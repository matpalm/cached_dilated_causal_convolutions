==> flow/design.v <==
`default_nettype none
module left_shift_buffer #(
    parameter W = 16   
)(
    input                     clk,
    input                     rst,
    input signed [W-1:0]      inp,
    output reg signed [W-1:0] out_0,   
    output reg signed [W-1:0] out_1,   
    output reg signed [W-1:0] out_2,   
    output reg signed [W-1:0] out_3    
);
    reg [W-1:0] buffer [0:3];
    integer i;
    assign out_0 = buffer[0];
    assign out_1 = buffer[1];
    assign out_2 = buffer[2];
    assign out_3 = buffer[3];
    initial begin
        for(i=0; i<4; i=i+1)
            buffer[i] <= 0;
    end
    always @(posedge clk or posedge rst) begin
        if (rst) begin
            for(i=0; i<4; i=i+1)
                buffer[i] <= 0;
        end else begin
            buffer[0] <= buffer[1];
            buffer[1] <= buffer[2];
            buffer[2] <= buffer[3];
            buffer[3] <= inp;
        end
    end
endmodule
From RTL to reports: left_shift_buffer. The steps from the RTL of left_shift_buffer to its reports follow in flow order. Lines are those of the file above, counted from 1. Library cell names are shortened. The mark -- stands for no value.

Top module: left_shift_buffer. Clock: clk. Library: sky130hd. Corner: tt_025C_1v80.

After elaboration. Source: Yosys, flattened and elaborated. Widths are those after wreduce; folded enables and synchronous resets count as part of the registers. Registers that Yosys merges into a memory's read port (data or address) are not register bits. Print and check cells do not count. Equal cells are merged and count once.

The figure for word-level cells is 4. The entry for bits of input ports reads 18. Register bits: 64. The entry for output and inout bits reads 64.

Longest topological paths. Depth = most cells in a row (Yosys ltp): at word level without a register or memory, in the mapped netlist without a sequential cell, where the memories' decode and read muxes count.

Under word-level depth stands 0. Under ABC_AREA stands 1. Under mapped depth stands 1. For depth with buffers taken out the number is 1.

Synthesis result. The flow's flattened synthesis, as Yosys stat reports it; memories are mapped. The netlist is that of the ABC_AREA named above (0 if unset); the other value can give another one.

Cell types: dfrtp_1 (number 64, total area 1.6E+03 um2); inv_1 (number 1, total area 3.754 um2).

The entry for flip-flop cells reads 64. Under cell area after synthesis stands 1605.3 um2. Buffer cells: 0. The entry for mapped cells reads 65. The figure for sequential part of the area is 1601.5 um2.

Timing after synthesis. Source: OpenSTA report_checks on the synthesized netlist (no wires, ideal clock, input and output delay 20% of the period each), path of least setup slack; recovery checks are left aside. Register names are those of the netlist, which keeps one name where synthesis merged equal registers.

Path kind: reg2out. Start: register buffer[1][0]. End: output out_1[0]. Stages on the path: 1. The figure for path buffers is 0. The entry for required time reads 626 ps. For launch time at the first pin the number is 0 ps. For arrival the number is 383 ps. The entry for path delay reads 383 ps. The entry for period reads 783 ps. The figure for setup slack is 243 ps. Under external output delay stands 157 ps. The entry for synthesis period reached reads 540 ps.

"path delay" = arrival - input delay + setup time. A path that ends at an output port has no setup time. "stages on the path" counts driving pins, that of a launching flip-flop among them; a cell with two outputs on the path counts twice. "synthesis period reached" is the clock period less the worst setup slack; recovery checks do not enter. This is arithmetic on one report: input and output delays are still those of the set period (20% each).

Cells stage by stage: dfrtp_1. The entry for length of the longest elaborated chain reads 0. Under elaborated cells on any way between the ends stands 0. The entry for RTL lines with such cells reads 0.

RTL lines, path after synthesis: start, declared (RTL line 13) `reg [W-1:0] buffer [0:3];`; start, assigned (RTL line 26) `buffer[i] <= 0;`; start, assigned (RTL line 29) `buffer[1] <= buffer[2];`; end, declared (RTL line 9) `output reg signed [W-1:0] out_1,`.

Worst path after layout. From the final timing report of flow run A: the path of least setup slack in the routed layout; clock arrival at registers is part of the times. The path's times are printed in steps of 10 ps; the period is the one set.

Path kind: reg2out. Start: register buffer[2][5]. End: output out_2[5]. For arrival the number is 860 ps. The entry for period reads 632 ps. The figure for setup slack is -360 ps. Stages on the path: 2. Under external output delay stands 130 ps. The entry for required time reads 510 ps. The figure for path buffers is 1. For launch time at the first pin the number is 320 ps.

Cells stage by stage: dfrtp_1 -> buf_2. The entry for length of the longest elaborated chain reads 0. Under elaborated cells on any way between the ends stands 0. The entry for RTL lines with such cells reads 0.

RTL lines, path after layout: start, declared (RTL line 13) `reg [W-1:0] buffer [0:3];`; start, assigned (RTL line 26) `buffer[i] <= 0;`; start, assigned (RTL line 30) `buffer[2] <= buffer[3];`; end, declared (RTL line 10) `output reg signed [W-1:0] out_2,`.

Subject: flow runs of left_shift_buffer

Hi,

left_shift_buffer through Yosys and OpenROAD on sky130hd: 2 stored runs, unordered, with their settings and measured results. The constraints put input and output delay at 20% of the set period each and load the outputs with 0.01 pF. "clock period achieved" = clock period - worst setup slack. The figure is calculated, with input and output delays left at 20% of the set period. "critical path time": the worst setup path's part of the clock period (all of it between registers, 20% less for each end at a port) less its slack. A launch clock that arrives late makes it longer, a capture clock that arrives late makes it shorter. By "overall power" is meant OpenSTA's value without simulated activity: inputs other than the clock are taken to toggle once in ten clock periods, and the tool carries that through the logic. "critical path time" is given in steps of 10 ps.

Files of flow run A:
==> flow/run.sh <==
#!/bin/bash
# the make line also repeats the synthesis and layout settings of config.mk as NAME=value (left out here)
make -C /OpenROAD-flow-scripts/flow DESIGN_CONFIG=/design/flow/config.mk WORK_HOME=/design/flow/orfs CLKGATE_MAP_FILE= finish
==> flow/config.mk <==
export PLATFORM = sky130hd
export DESIGN_NAME = left_shift_buffer
export DESIGN_NICKNAME = left_shift_buffer
export VERILOG_FILES = /design/flow/design.v
export SDC_FILE = /design/flow/constraint.sdc
export NUM_CORES = 4
export LEC_CHECK = 0
export ABC_AREA = 1
export CAP_MARGIN = 20
export CELL_PAD_IN_SITES_GLOBAL_PLACEMENT = 0
export CORE_MARGIN = 3
export CORE_UTILIZATION = 21
export GPL_ROUTABILITY_DRIVEN = 0
export GPL_TIMING_DRIVEN = 1
export SETUP_SLACK_MARGIN = 0.03
export SLEW_MARGIN = 35
export TNS_END_PERCENT = 40
==> flow/constraint.sdc <==
create_clock -name core_clock -period 0.632 [get_ports {clk}]
set_input_delay 0.1264 -clock core_clock [delete_from_list [all_inputs] [get_ports {clk}]]
set_output_delay 0.1264 -clock core_clock [all_outputs]
set_load 0.01 [all_outputs]

Results of flow run A. The utilization in the final report stands at 0.376. The clock period achieved stands at 989 ps. The measured area of the standard cells in the finished layout is 2,755.1 um2. For the overall power the run shows 0.008058 W. The measured total die area is 8,729.2 um2. The lowest setup slack is -357 ps. The area of the synthesized netlist reads 1,605.3 um2. The final setup TNS is -21,527 ps. The critical path time is 860 ps. Kind of the worst setup path: reg2out.

Files of flow run B:
==> flow/run.sh <==
#!/bin/bash
# the make line also repeats the synthesis and layout settings of config.mk as NAME=value (left out here)
make -C /OpenROAD-flow-scripts/flow DESIGN_CONFIG=/design/flow/config.mk WORK_HOME=/design/flow/orfs CLKGATE_MAP_FILE= finish
==> flow/config.mk <==
export PLATFORM = sky130hd
export DESIGN_NAME = left_shift_buffer
export DESIGN_NICKNAME = left_shift_buffer
export VERILOG_FILES = /design/flow/design.v
export SDC_FILE = /design/flow/constraint.sdc
export NUM_CORES = 4
export LEC_CHECK = 0
export CAP_MARGIN = 20
export CORE_MARGIN = 2
export CORE_UTILIZATION = 40
export SLEW_MARGIN = 20
==> flow/constraint.sdc <==
create_clock -name core_clock -period 1.15 [get_ports {clk}]
set_input_delay 0.2300 -clock core_clock [delete_from_list [all_inputs] [get_ports {clk}]]
set_output_delay 0.2300 -clock core_clock [all_outputs]
set_load 0.01 [all_outputs]

Results of flow run B. The utilization in the final report stands at 0.614. The clock period achieved stands at 1,087 ps. The measured area of the standard cells in the finished layout is 2,422.3 um2. For the overall power the run shows 0.004542 W. The measured total die area is 4,536.0 um2. The lowest setup slack is 63 ps. The area of the synthesized netlist reads 1,605.3 um2. The final setup TNS is 0 ps. The critical path time is 860 ps. Kind of the worst setup path: reg2out.

Regards
