==> flow/design.v <==
module po2_multiply #(
    parameter W = 16,        
    parameter I = 4          
)(
    input                       clk,
    input                       rst,
    input      signed [W-1:0]   inp,
    input                       zero_weight,       
    input                       negative_weight,   
    input             [W-1:0]   log_2_weight,      
    output reg signed [2*W-1:0] result,            
    output reg                  result_v
);
    localparam
        CHECK_ZERO          = 0,
        PAD_DOUBLE_WIDTH    = 1,
        NEGATE              = 2,
        SHIFT               = 3,
        EMIT_ZERO           = 4,
        DONE                = 5;
    reg [2:0] state = DONE;
    always @(posedge clk or posedge rst) begin
        if (rst) begin
            result_v <= 0;
            state <= CHECK_ZERO;
        end else
            case(state)
                CHECK_ZERO: begin
                    state <= (zero_weight | inp==0) ? EMIT_ZERO : PAD_DOUBLE_WIDTH;
                end
                PAD_DOUBLE_WIDTH: begin
                    result <= { ((inp < 0) ? {I{1'b1}} : {I{1'b0}}), inp, {(W-I){1'b0}} };
                    state <= negative_weight ? NEGATE : SHIFT;
                end
                NEGATE: begin
                    result <= ~result + (1 << I);
                    state <= SHIFT;
                end
                SHIFT: begin
                    result <= result >>> log_2_weight;
                    result_v <= 1;
                    state <= DONE;
                end
                EMIT_ZERO: begin
                    result <= 0;
                    result_v <= 1;
                    state <= DONE;
                end
                DONE: begin
                end
            endcase
    end
endmodule
======== Step by step through the tools: po2_multiply ========
Tool output for the design above, in the order of the flow.
Line numbers count from 1 in the design file above.
Operators: Yosys type, input widths -> output width; for muxes data width and select width s.
Cell names lack the library's common part.
A cell with -- has no value.
design
  design top .............................. po2_multiply
  clock port .............................. clk
  library ................................. sky130hd
  corner .................................. tt_025C_1v80

======== After elaboration ========
Yosys after proc, flatten, opt, wreduce and memory -nomap, before mapping. Memory bits, and registers merged into a memory's read port (data or address), are not among the register bits. Print and check cells are not counted. Equal cells are merged and count once.
cells by class
  bitwise logic cells ..................... 3
  reductions and logical operators ........ 6
  magnitude comparators ................... 1
  multiplexer cells ....................... 5
  eq/ne operators ......................... 4
  shift operators ......................... 1
  add/sub/neg operators ................... 1
operators by type and width
  cell                   count
  $pmux 32 s4            1
  $sshr 32x16->32        1
  $add 32x6->32 const B  1
  $not 32->32            1
  $lt 16x1->1 const B    1
  $logic_not 16->1       1
  $pmux 3 s4             1
  $reduce_bool 4->1      2
  $eq 3x2->1 const B     2
  $mux 4                 1
  $eq 3x1->1 const B     1
  $eq 3x3->1 const B     1
  $logic_not 3->1        1
  $mux 3                 1
  $reduce_and 2->1       1
  $reduce_or 2->1        1
  $or 1x1->1             1
  $not 1->1              1
  $mux 1                 1
word-level totals
  input bits .............................. 36
  bits in registers ....................... 36
  output and inout bits ................... 33

======== Longest topological paths ========
Yosys ltp: most cells in a row. Word level: on the elaborated netlist, between registers, memories and ports. Mapped: between sequential cells and ports; inverters and the memories' decode and read muxes count.
logic depth
  depth after elaboration ................. 4
  ABC_AREA ................................ 0
  mapped depth ............................ 9

======== After synthesis ========
Source: synth_stat.txt of the flow (Yosys; design flattened, memories mapped). It holds for the ABC_AREA given above (unset counts as 0); a run with the other value may have another netlist.
The area totals of this step are shown rounded.
synthesis totals
  flip-flops .............................. 36
  cell area after synthesis ............... 4,661 µm²
  buffers ................................. 61
  sequential area ......................... 1,061 µm²
  cell count .............................. 526
cells by type
  cell type  count  total area (µm²)
  edfxtp_1   32     960.922
  mux4_2     29     653.126
  mux2i_1    33     330.317
  nand2_1    41     153.898
  clkbuf_1   38     142.637
  a31oi_1    20     125.12
  xnor2_1    14     122.618
  nor2_1     32     120.115
  a21oi_1    23     115.11
  mux2_2     10     112.608
  dfrtp_1    4      100.096
  nor4_1     16     100.096
  o211ai_1   11     82.579
  o31ai_1    11     82.579
  o21ai_0    16     80.077
  o221ai_1   7      61.309
  xor2_1     7      61.309
  buf_2      12     60.058
Not listed: further types 50, cells in them 170.

======== Timing after synthesis ========
Source: OpenSTA report_checks on the synthesized netlist (no wires, ideal clock, input and output delay 20% of the period each), path of least setup slack; recovery checks are left aside. Register names are those of the netlist, which keeps one name where synthesis merged equal registers.
timing post-synthesis
  kind .................................... register to register
  start point ............................. register result[10]
  end point ............................... register result[19]
  launch time at the first pin ............ 0.000 ns
  library setup time ...................... 0.276 ns
  data required time ...................... 2.174 ns
  setup slack ............................. -0.182 ns
  stages on the path ...................... 7
  buffers on the path ..................... 1
  delay of the path ....................... 2.632 ns
  clock period ............................ 2.45 ns
  arrival time ............................ 2.356 ns
  synthesis period reached ................ 2.632 ns
"delay of the path" is the arrival time less input delay plus setup time.
"stages on the path" counts driving pins, that of a launching flip-flop among them; a cell with two outputs on the path counts twice.
"synthesis period reached" is the clock period less the worst setup slack; recovery checks do not enter. This is arithmetic on one report: input and output delays are still those of the set period (20% each).
At most two assigning lines are given for a register; there are more.
between the ends, post-synthesis
  cell sequence ........................... edfxtp_1 buf_6 or4_4 or4_4 or4_1 a31oi_1 o22ai_1
ends and longest elaborated chain, post-synthesis
  what           RTL line  RTL
  from (decl)    11        output reg signed [2*W-1:0] result,
  from (assign)  32        result <= { ((inp < 0) ? {I{1'b1}} : {I{1'b0}}), inp, {(W-I){1'b0}} };
  from (assign)  36        result <= ~result + (1 << I);
  to (assign)    32
  to (assign)    36
  to (decl)      11
No chain of elaborated cells between the ends is given.

Subject: po2_multiply on sky130hd, stored results

Hello all,

Module po2_multiply, platform sky130hd: 2 stored runs of the flow (Yosys, OpenROAD) with differing settings, in no particular order. Input and output delays are each 20% of the period that was set; the output load is 0.01 pF.

---- stored run 1 ----
settings
  period_ns = 2.08
  CORE_UTILIZATION = 64
  SETUP_SLACK_MARGIN = -0.17
  PLACE_DENSITY_LB_ADDON = 0.1
  HOLD_SLACK_MARGIN = 0.26
  CORE_ASPECT_RATIO = 0.5
  CORE_MARGIN = 2
  CELL_PAD_IN_SITES_DETAIL_PLACEMENT = 0
  GPL_TIMING_DRIVEN = 0
  CTS_CLUSTER_SIZE = 42
  MAX_ROUTING_LAYER = met4
  CAP_MARGIN = 20
  SLEW_MARGIN = 20
results
  unfinished; error DPL-0033 in clock tree synthesis

---- stored run 2 ----
settings
  period_ns = 3.06
  CORE_UTILIZATION = 65
  PLACE_DENSITY_LB_ADDON = 0.06
  CORE_ASPECT_RATIO = 0.91
  CELL_PAD_IN_SITES_GLOBAL_PLACEMENT = 2
  TNS_END_PERCENT = 55
  ABC_AREA = 1
  GPL_TIMING_DRIVEN = 1
  GPL_ROUTABILITY_DRIVEN = 1
  CAP_MARGIN = 5
  SLEW_MARGIN = 5
  MIN_ROUTING_LAYER = met2
  MAX_ROUTING_LAYER = met4
  CORE_MARGIN = 2
results
  unfinished; error FLW-0024 in placement

Thanks
